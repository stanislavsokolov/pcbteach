==> flow/design.v <==
module VERILOGStart(led0, led1, led2, led3, bzzz, clk, key0, key1, key2);
	output led0, led1, led2, led3, bzzz;
	input clk, key0, key1, key2;
	reg led0, led1, led2, led3, bzzz;
	reg key0Prev, key1Prev, key2Prev;
	reg onBzzz;
	reg[24:0] counter0, counter1, counter2, counter3;
	always@(posedge clk)	
	begin
		if(counter0 < 25'd25000000)
			begin
				counter0 <= counter0 + 1;
			end
		else
			begin			
				led0 <= ~led0;
				counter0 <= 0;
			end
		if(counter1 < 24'd12500000)
			begin
				counter1 <= counter1 + 1;
			end
		else
			begin			
				led1 <= ~led1;
				counter1 <= 0;
			end
		if(counter2 < 23'd6250000)
			begin
				counter2 <= counter2 + 1;
			end
		else
			begin			
				led2 <= ~led2;
				counter2 <= 0;
			end
		if(counter3 < 16'd56818)
			begin
				counter3 <= counter3 + 1;
			end
		else
			begin				
				counter3 <= 0;
				if(onBzzz == 1)
					begin
						bzzz <= ~bzzz;
					end 
				else
					begin
						bzzz <= 0;
					end	
			end		
	end
	always@(posedge clk)	
	begin
		if(key0 == 1 && key0Prev == 0)
			begin
				led3 <= ~led3;
			end
		if(key1 == 1 && key1Prev == 0)
			begin
				onBzzz <= 1;
			end
		if(key2 == 1 && key2Prev == 0)
			begin
				onBzzz <= 0;
			end			
		key0Prev <= key0;
		key1Prev <= key1;
		key2Prev <= key2;
	end
endmodule
Tool chain data of VERILOGStart
The steps from the RTL of VERILOGStart to its reports follow in flow order.
Line numbers count from 1 in the design file above.
Operators carry their Yosys type and port widths (W data, S select, Z words).
{ "setup": {"design": "VERILOGStart", "clock_port": "clk", "library": "sky130hd", "corner": "tt_025C_1v80"} }

Word-level counts
Source: Yosys, flattened and elaborated, memories not mapped. Widths are those after wreduce; folded enables and synchronous resets count as part of the registers. Registers that Yosys merges into a memory's read port (data or address) are not register bits. Print and check cells do not count. Equal cells are merged and count once.
{ "bits": {"latch_bits": 0, "romBits": 0, "mem_bits_rw": 0, "mem_count": 0, "register_bits": 109, "in_bits": 4, "elab_cells": 32, "output_inout_bits": 5, "clocked_rd_ports_x_width": 0} }
{ "op_classes": {"n_reduce_logical": 3, "n_addsub": 4, "div": 0, "n_cmp": 4, "n_shift": 0, "n_mux": 0, "n_eq": 0, "logic": 8, "multipliers": 0} }
{ "op_table": {"columns": ["cell", "count"], "rows": [
  ["$add A25 B1 Y25 const B", 4],
  ["$lt A25 B16 Y1 const B", 1],
  ["$lt A25 B23 Y1 const B", 1],
  ["$lt A25 B24 Y1 const B", 1],
  ["$lt A25 B25 Y1 const B", 1],
  ["$not A1 Y1", 8],
  ["$logic_and A1 B1 Y1", 3]
]} }

Longest topological paths
Longest topological path by Yosys (ltp), each cell counted once; first at word level (registers and memories cut), then after technology mapping (sequential cells cut; the memories' decode and read muxes count).
{ "depth": {"ltp_word": 2, "abc_area": 0, "ltp_mapped": 6, "mapped_depth_nobuf": 5} }

Mapped cells and area
Yosys stat after the flow's synthesis: flattened, memories mapped to cells. It holds for the ABC_AREA given above (unset counts as 0); a run with the other value may have another netlist.
The area totals of this step are shown rounded.
{ "synth_totals": {"sequential_area_um2": 2232, "synth_area_um2": 4676, "buf_cells": 21, "ffs": 109, "stdcells": 507} }
{ "by_type": {"columns": ["cell", "count", "type_area_um2"], "rows": [
  ["sky130_fd_sc_hd__dfxtp_1", 104, 2.08E+03],
  ["sky130_fd_sc_hd__xnor2_1", 30, 262.752],
  ["sky130_fd_sc_hd__xor2_1", 22, 192.685],
  ["sky130_fd_sc_hd__nor3_1", 37, 185.178],
  ["sky130_fd_sc_hd__nand3_1", 36, 180.173],
  ["sky130_fd_sc_hd__or4_1", 23, 172.666],
  ["sky130_fd_sc_hd__edfxtp_1", 5, 150.144],
  ["sky130_fd_sc_hd__nand4_1", 23, 143.888],
  ["sky130_fd_sc_hd__nor2_1", 35, 131.376],
  ["sky130_fd_sc_hd__a211oi_1", 17, 127.622],
  ["sky130_fd_sc_hd__o31ai_1", 16, 120.115],
  ["sky130_fd_sc_hd__nand2_1", 23, 86.333],
  ["sky130_fd_sc_hd__a21oi_1", 16, 80.077],
  ["sky130_fd_sc_hd__and4_1", 9, 78.826],
  ["sky130_fd_sc_hd__and3_1", 12, 75.072],
  ["sky130_fd_sc_hd__or3_1", 12, 75.072],
  ["sky130_fd_sc_hd__inv_1", 17, 63.811],
  ["sky130_fd_sc_hd__nor4_1", 10, 62.56]
]} }
Other cell types: 23; their cells: 60.

Worst setup path after synthesis
Path of least setup slack by OpenSTA after synthesis, without wires, with an ideal clock, recovery checks aside; 20% of the period is set as input and as output delay. Where synthesis merged equal registers, the netlist keeps one of their names.
{ "synth_timing": {"path_kind": "reg2reg", "start": "register counter2[0]", "end": "register counter2[18]", "launch_ns": 0.000, "setup_ns": 0.070, "path_buffers": 0, "period_ns": 3.48, "setup_slack_ns": 1.608, "t_required_ns": 3.410, "delay_ns": 1.872, "driving_pins": 6, "arrival_ns": 1.802, "synth_period_reached_ns": 1.872} }
"delay_ns" = arrival - input delay + setup time.
"driving_pins": output pins that drive a net of the path, with the launching flip-flop's if there is one; two outputs of one cell count as two.
"synth_period_reached_ns" = period - worst setup slack (recovery checks aside). The figure is calculated, with input and output delays left at 20% of the set period.
The rows between start and end are the longest chain of elaborated cells between them; the timing report does not say that the signal goes this way. Where chains are equally long, one stands for them.
Each line given opens the expression or statement behind the cell; cells for indexed reads and writes are added by Yosys, which also makes memories of some case tables.
{ "synth_between": {"cell_sequence": "sky130_fd_sc_hd__dfxtp_1 sky130_fd_sc_hd__ha_1 sky130_fd_sc_hd__nand4_1 sky130_fd_sc_hd__or4_1 sky130_fd_sc_hd__or4_1 sky130_fd_sc_hd__a21oi_1", "elab_chain_cells": 1, "cone_cells": 2, "cone_lines": 2, "cone_classes": "add/sub (1); compare (1)"} }
{ "synth_lines": {"columns": ["element", "line_no", "source"], "rows": [
  ["start: declaration", 7, "reg[24:0] counter0, counter1, counter2, counter3;"],
  ["start: assignment", 30, "counter2 <= counter2 + 1;"],
  ["start: assignment", 35, "counter2 <= 0;"],
  ["$add A25 B1 Y25", 30, null],
  ["end: assignment", 30, null],
  ["end: assignment", 35, null],
  ["end: declaration", 7, null]
]} }

Worst path after layout
From the final timing report of run A: the path of least setup slack in the routed layout; clock arrival at registers is part of the times.
{ "layout_timing": {"path_kind": "reg2reg", "start": "register counter2[7]", "end": "register counter2[18]", "arrival_ns": 2.08, "setup_slack_ns": -0.53, "driving_pins": 5, "setup_ns": 0.06, "launch_ns": 0.35, "path_buffers": 0, "period_ns": 1.26, "t_required_ns": 1.55} }
The rows between start and end are the longest chain of elaborated cells between them; the timing report does not say that the signal goes this way. Where chains are equally long, one stands for them.
{ "layout_between": {"cell_sequence": "sky130_fd_sc_hd__dfxtp_4 sky130_fd_sc_hd__nand4_4 sky130_fd_sc_hd__or4_4 sky130_fd_sc_hd__or4_1 sky130_fd_sc_hd__a21oi_1", "elab_chain_cells": 1, "cone_cells": 2, "cone_lines": 2, "cone_classes": "add/sub (1); compare (1)"} }
{ "layout_lines": {"columns": ["element", "line_no", "source"], "rows": [
  ["start: declaration", 7, "reg[24:0] counter0, counter1, counter2, counter3;"],
  ["start: assignment", 30, "counter2 <= counter2 + 1;"],
  ["start: assignment", 35, "counter2 <= 0;"],
  ["$add A25 B1 Y25", 30, null],
  ["end: assignment", 30, null],
  ["end: assignment", 35, null],
  ["end: declaration", 7, null]
]} }

Lab notebook: VERILOGStart

Settings and measured results of 2 stored flow runs for module VERILOGStart (sky130hd), not sorted in any way. The constraints put input and output delay at 20% of the set period each and load the outputs with 0.01 pF.
"period_less_ws_ns" means the clock period less the worst setup slack. The figure is calculated, with input and output delays left at 20% of the set period.
"critical_path_time_ns" means the part of the period allowed to the worst setup path (the constraints hold back 20% at inputs and 20% at outputs) less its slack; where the path has registers, the arrival times of their clocks count too.
"fin_power_uw": no workload was simulated; the value follows from the tool's default switching activity.
Results are given in rounded form.
[
  {
    "run": "run A",
    "settings": { "period_ns": 1.26, "CORE_UTILIZATION": 59, "SETUP_SLACK_MARGIN": 0.07, "PLACE_DENSITY_LB_ADDON": 0.04, "HOLD_SLACK_MARGIN": 0.12, "CORE_ASPECT_RATIO": 1.72, "CORE_MARGIN": 5, "TNS_END_PERCENT": 20, "ABC_AREA": 0, "GPL_TIMING_DRIVEN": 0, "CTS_CLUSTER_DIAMETER": 346, "CAP_MARGIN": 20, "SLEW_MARGIN": 35 },
    "results": { "yosys_chip_area_um2": 4676, "die_area_um2": 9871, "finalCellArea_um2": 6231, "setup_ws_ns": -0.531, "period_less_ws_ns": 1.791, "holdWs_ns": 0.366, "total_negative_slack_ns": -33.39, "fin_power_uw": 6510, "critical_path_time_ns": 1.79, "critical_path_kind": "reg2reg", "util_pct": 80.7 }
  },
  {
    "run": "run B",
    "settings": { "period_ns": 1.79, "CORE_UTILIZATION": 56, "SETUP_SLACK_MARGIN": -0.12, "PLACE_DENSITY_LB_ADDON": 0.01, "CORE_MARGIN": 5, "CELL_PAD_IN_SITES_DETAIL_PLACEMENT": 0, "ABC_AREA": 0, "CTS_CLUSTER_SIZE": 49, "CAP_MARGIN": 35, "MIN_ROUTING_LAYER": "met2", "MAX_ROUTING_LAYER": "met4", "SLEW_MARGIN": 20 },
    "results": { "util_pct": 67.7, "critical_path_time_ns": 1.82, "critical_path_kind": "reg2reg", "die_area_um2": 10280, "fin_power_uw": 4122, "period_less_ws_ns": 1.821, "setup_ws_ns": -0.031, "holdWs_ns": 0.453, "yosys_chip_area_um2": 4676, "total_negative_slack_ns": -0.031, "finalCellArea_um2": 5535 }
  }
]
