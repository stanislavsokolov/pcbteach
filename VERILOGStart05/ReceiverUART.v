==> flow/design.v <==
module ReceiverUART(clk, rx, data, update, led);
	input clk, rx;
	output[7:0] data;
	output update, led;
	reg[7:0] data;
	reg update, led;
	reg[15:0] count = 0;  
	reg[2:0] bitPosition = 0;
	reg rxPrev = 1;
	reg[7:0] dataBuf = 0;
	parameter Waiting = 0, Starting = 1, ReceivingData = 2, Stopping = 3, Updating = 4;
	reg[2:0] stateUART = Waiting;
	always@(posedge clk)
	begin
		case (stateUART) 
				Waiting : 
					begin
						if (rx == 0 && rxPrev == 1)
							begin
								stateUART <= Starting;
								count <= 0;
							end
						update <= 0;
					end	
				Starting :
					begin
						if (rx == 0)
							begin
								if (count < 5200/2)
									count <= count + 1;
								else
									begin
										count <= 0;
										stateUART <= ReceivingData;
									end
							end		
						else 
							begin
								stateUART <= Waiting;
								count <= 0;
							end	
					end
				ReceivingData :
					begin
						if (count < 5200)
							count <= count + 1;
						else
							begin
								count <= 0;
								dataBuf[bitPosition] <= rx;
								if (bitPosition < 7)
									bitPosition <= bitPosition + 1;
								else
									begin
										bitPosition <= 0;
										stateUART <= Stopping;
									end	
							end
					end 
				Stopping :
					begin
						data <= dataBuf;
						led <= ~ led;
						stateUART <= Updating;
					end	
				Updating :
					begin
						update <= 1;	
						stateUART <= Waiting;
					end
				default : stateUART <= Waiting;
		endcase
		rxPrev <= rx;	
	end
endmodule
From RTL to reports: ReceiverUART
Tool output for the design above, in the order of the flow.
Line numbers count from 1 in the design file above.
Operators: Yosys type, input widths -> output width; for muxes data width and select width s.
Cell names lack the library's common part.
{"block": "inputs", "design": "ReceiverUART", "clock": "clk", "library": "sky130hd", "corner": "tt_025C_1v80"}

Word-level counts
Counts by Yosys on the flattened word-level netlist (proc, flatten, opt, wreduce; memories kept). Register bits leave out memories and registers merged into their read ports (data or address). Print and check cells are left out. Cells with the same type and inputs are merged into one.
{"block": "op_classes", "n_addsub": 3, "cmp": 3, "equal": 8, "n_shift": 2, "n_mux": 12, "logic": 6, "n_reduce_logical": 7}
{"block": "ops", "cell": "$mux 16", "count": 4}
{"block": "ops", "cell": "$pmux 16 s3", "count": 1}
{"block": "ops", "cell": "$add 16x1->16 const B", "count": 1}
{"block": "ops", "cell": "$lt 16x12->1 const B", "count": 1}
{"block": "ops", "cell": "$lt 16x13->1 const B", "count": 1}
{"block": "ops", "cell": "$mux 3", "count": 5}
{"block": "ops", "cell": "$pmux 3 s4", "count": 1}
{"block": "ops", "cell": "$shift 1x4->8", "count": 1}
{"block": "ops", "cell": "$shift 1x4->8 const A", "count": 1}
{"block": "ops", "cell": "$and 8x8->8", "count": 1}
{"block": "ops", "cell": "$or 8x8->8", "count": 1}
{"block": "ops", "cell": "$not 8->8", "count": 1}
{"block": "ops", "cell": "$ne 2x2->1 const B", "count": 3}
{"block": "ops", "cell": "$eq 3x2->1 const B", "count": 2}
{"block": "ops", "cell": "$reduce_and 2->1", "count": 2}
{"block": "ops", "cell": "$neg 3->4", "count": 1}
{"block": "ops", "cell": "$reduce_and 4->1", "count": 1}
{"block": "ops", "cell": "$not 1->1", "count": 3}
{"block": "ops", "cell": "$add 3x1->3 const B", "count": 1}
{"block": "ops", "cell": "$eq 3x1->1 const B", "count": 1}
{"block": "ops", "cell": "$lt 3x3->1 const B", "count": 1}
{"block": "ops", "cell": "$eq 3x3->1 const B", "count": 1}
{"block": "ops", "cell": "$ne 3x3->1 const B", "count": 1}
{"block": "ops", "cell": "$logic_not 3->1", "count": 1}
{"block": "ops", "cell": "$reduce_bool 3->1", "count": 1}
{"block": "ops", "cell": "$reduce_bool 2->1", "count": 1}
{"block": "ops", "cell": "$pmux 1 s2", "count": 1}
{"block": "ops", "cell": "$logic_and 1x1->1", "count": 1}
{"block": "word_totals", "regBits": 41, "out_inout_bits": 10}

Logic depth
Yosys ltp: most cells in a row. Word level: on the elaborated netlist, between registers, memories and ports. Mapped: between sequential cells and ports; inverters and the memories' decode and read muxes count.
{"block": "depth", "ltp_word": 5, "abc_area": 0, "depth_mapped": 7}

Mapped cells and area
Source: synth_stat.txt of the flow (Yosys; design flattened, memories mapped). It holds for the ABC_AREA given above (unset counts as 0); a run with the other value may have another netlist.
Totals and module areas in this step are rounded.
{"block": "mapped", "stdcells": 164, "synth_area_um2": 1980, "seqArea_um2": 1220, "flip_flops": 41, "n_buf": 6}
{"block": "by_type", "type": "edfxtp_1", "count": 40, "type_area_um2": 1.2E+03}
{"block": "by_type", "type": "xnor2_1", "count": 11, "type_area_um2": 96.342}
{"block": "by_type", "type": "a21oi_1", "count": 15, "type_area_um2": 75.072}
{"block": "by_type", "type": "ha_1", "count": 5, "type_area_um2": 62.56}
{"block": "by_type", "type": "nand2_1", "count": 14, "type_area_um2": 52.55}
{"block": "by_type", "type": "nor2_1", "count": 14, "type_area_um2": 52.55}
{"block": "by_type", "type": "mux2_2", "count": 4, "type_area_um2": 45.043}
{"block": "by_type", "type": "o21ai_0", "count": 9, "type_area_um2": 45.043}
{"block": "by_type", "type": "inv_1", "count": 9, "type_area_um2": 33.782}
{"block": "by_type", "type": "nand3_1", "count": 6, "type_area_um2": 30.029}
{"block": "by_type", "type": "a2111oi_4", "count": 1, "type_area_um2": 27.526}
{"block": "by_type", "type": "xor2_1", "count": 3, "type_area_um2": 26.275}
{"block": "by_type", "type": "nand4_1", "count": 4, "type_area_um2": 25.024}
{"block": "by_type", "type": "nor4_1", "count": 4, "type_area_um2": 25.024}
{"block": "by_type", "type": "or3_4", "count": 2, "type_area_um2": 22.522}
{"block": "by_type", "type": "dfxtp_1", "count": 1, "type_area_um2": 20.019}
{"block": "by_type", "type": "nor3_1", "count": 4, "type_area_um2": 20.019}
{"block": "by_type", "type": "buf_2", "count": 3, "type_area_um2": 15.014}
Other cell types: 12; their cells: 15.

Path before layout
Path of least setup slack by OpenSTA after synthesis, without wires, with an ideal clock, recovery checks aside; 20% of the period is set as input and as output delay. Where synthesis merged equal registers, the netlist keeps one of their names.
{"block": "synth_timing", "kind": "register -> register", "from": "register bitPosition[0]", "to": "register dataBuf[2]", "period_ns": 2.93, "setup_ns": 0.260, "launch_ns": 0.000, "arrival_ns": 1.845, "required_ns": 2.670, "path_slack_ns": 0.825, "delay_ns": 2.105, "driving_pins": 8, "n_path_buf": 1, "synth_period_reached_ns": 2.105}
"delay_ns" is the arrival time less input delay plus setup time.
"driving_pins" counts driving pins, that of a launching flip-flop among them; a cell with two outputs on the path counts twice.
"synth_period_reached_ns" is the clock period less the worst setup slack; recovery checks do not enter. This is arithmetic on one report: input and output delays are still those of the set period (20% each).
Between the ends stands the longest chain of elaborated cells between them, by number of cells; it is not shown to be the way that was timed. Of several equally long chains one is given.
A line is the first line of the expression or statement that the cell stems from. Yosys adds cells for indexed reads and writes and turns some case tables into memories.
{"block": "synth_via", "cell_sequence": "edfxtp_1 > clkbuf_1 > inv_1 > ha_1 > inv_1 > or3_1 > nor2_1 > mux2_2", "elab_chain_len": 5}
{"block": "synth_lines", "item": "start, declared", "line": 8, "source": "reg[2:0] bitPosition = 0;"}
{"block": "synth_lines", "item": "start, assigned", "line": 52, "source": "bitPosition <= bitPosition + 1;"}
{"block": "synth_lines", "item": "start, assigned", "line": 55, "source": "bitPosition <= 0;"}
{"block": "synth_lines", "item": "$neg 3->4", "line": 50, "source": "dataBuf[bitPosition] <= rx;"}
{"block": "synth_lines", "item": "$shift 1x4->8", "line": 50}
{"block": "synth_lines", "item": "$not 8->8", "line": 50}
{"block": "synth_lines", "item": "$and 8x8->8", "line": 50}
{"block": "synth_lines", "item": "$or 8x8->8", "line": 50}
{"block": "synth_lines", "item": "end, assigned", "line": 50}
{"block": "synth_lines", "item": "end, declared", "line": 10, "source": "reg[7:0] dataBuf = 0;"}

Timing after layout
From the final timing report of flow run A: the path of least setup slack in the routed layout; clock arrival at registers is part of the times.
{"block": "layout_timing", "kind": "register -> register", "from": "register bitPosition[0]", "to": "register dataBuf[6]", "period_ns": 3.03, "setup_ns": 0.23, "launch_ns": 0.36, "arrival_ns": 2.40, "required_ns": 3.16, "path_slack_ns": 0.76, "driving_pins": 7, "n_path_buf": 0}
Between the ends stands the longest chain of elaborated cells between them, by number of cells; it is not shown to be the way that was timed. Of several equally long chains one is given.
{"block": "layout_via", "cell_sequence": "edfxtp_1 > inv_1 > ha_1 > inv_1 > or3_1 > nor2_1 > mux2_2", "elab_chain_len": 5}
{"block": "layout_lines", "item": "start, declared", "line": 8, "source": "reg[2:0] bitPosition = 0;"}
{"block": "layout_lines", "item": "start, assigned", "line": 52, "source": "bitPosition <= bitPosition + 1;"}
{"block": "layout_lines", "item": "start, assigned", "line": 55, "source": "bitPosition <= 0;"}
{"block": "layout_lines", "item": "$neg 3->4", "line": 50, "source": "dataBuf[bitPosition] <= rx;"}
{"block": "layout_lines", "item": "$shift 1x4->8", "line": 50}
{"block": "layout_lines", "item": "$not 8->8", "line": 50}
{"block": "layout_lines", "item": "$and 8x8->8", "line": 50}
{"block": "layout_lines", "item": "$or 8x8->8", "line": 50}
{"block": "layout_lines", "item": "end, assigned", "line": 50}
{"block": "layout_lines", "item": "end, declared", "line": 10, "source": "reg[7:0] dataBuf = 0;"}

Lab notebook: ReceiverUART

Below are 2 stored runs of the flow (Yosys, OpenROAD; platform sky130hd) on ReceiverUART, each with its settings and what was measured, unordered. Constraints: input delay and output delay 20% of the set period each, output load 0.01 pF.
"achievedPeriod_ns" is the run's clock period less its worst setup slack. It is reckoned from that one timing run; input and output delays stay at 20% of the period that was set.
"worstPathTime_ns": the worst setup path's part of the clock period (all of it between registers, 20% less for each end at a port) less its slack. A launch clock that arrives late makes it longer, a capture clock that arrives late makes it shorter.
By "power.total_uw" is meant OpenSTA's value without simulated activity: inputs other than the clock are taken to toggle once in ten clock periods, and the tool carries that through the logic.
Values from the reports are rounded here.

{"run": "flow run A", "settings": { "period_ns": 3.03, "CORE_UTILIZATION": 57, "SETUP_SLACK_MARGIN": 0.27, "PLACE_DENSITY_LB_ADDON": 0.16, "CORE_ASPECT_RATIO": 1.02, "CELL_PAD_IN_SITES_DETAIL_PLACEMENT": 1, "TNS_END_PERCENT": 75, "GPL_ROUTABILITY_DRIVEN": 1, "CTS_CLUSTER_SIZE": 85, "MIN_ROUTING_LAYER": "met2", "MAX_ROUTING_LAYER": "met5", "CAP_MARGIN": 20, "CORE_MARGIN": 2, "SLEW_MARGIN": 20 }, "results": { "final_die_area_um2": 3950, "finalCellArea_um2": 2200, "final_setup_tns_ns": 0.000, "post_synth_area_um2": 1980, "worstPathTime_ns": 2.27, "worstPathKind": "register -> register", "finish.utilization_pct": 66.3, "fin_hold_ws_ns": 0.468, "achievedPeriod_ns": 2.268, "fin_ws_ns": 0.762, "power.total_uw": 2190 }}
{"run": "flow run B", "settings": { "period_ns": 1.53, "CAP_MARGIN": 20, "CORE_MARGIN": 2, "CORE_UTILIZATION": 40, "SLEW_MARGIN": 20 }, "results": { "final_die_area_um2": 5520, "finalCellArea_um2": 2870, "final_setup_tns_ns": -3.43, "post_synth_area_um2": 1980, "worstPathTime_ns": 1.77, "worstPathKind": "register -> register", "finish.utilization_pct": 60.3, "fin_hold_ws_ns": 0.470, "achievedPeriod_ns": 1.773, "fin_ws_ns": -0.243, "power.total_uw": 5480 }}
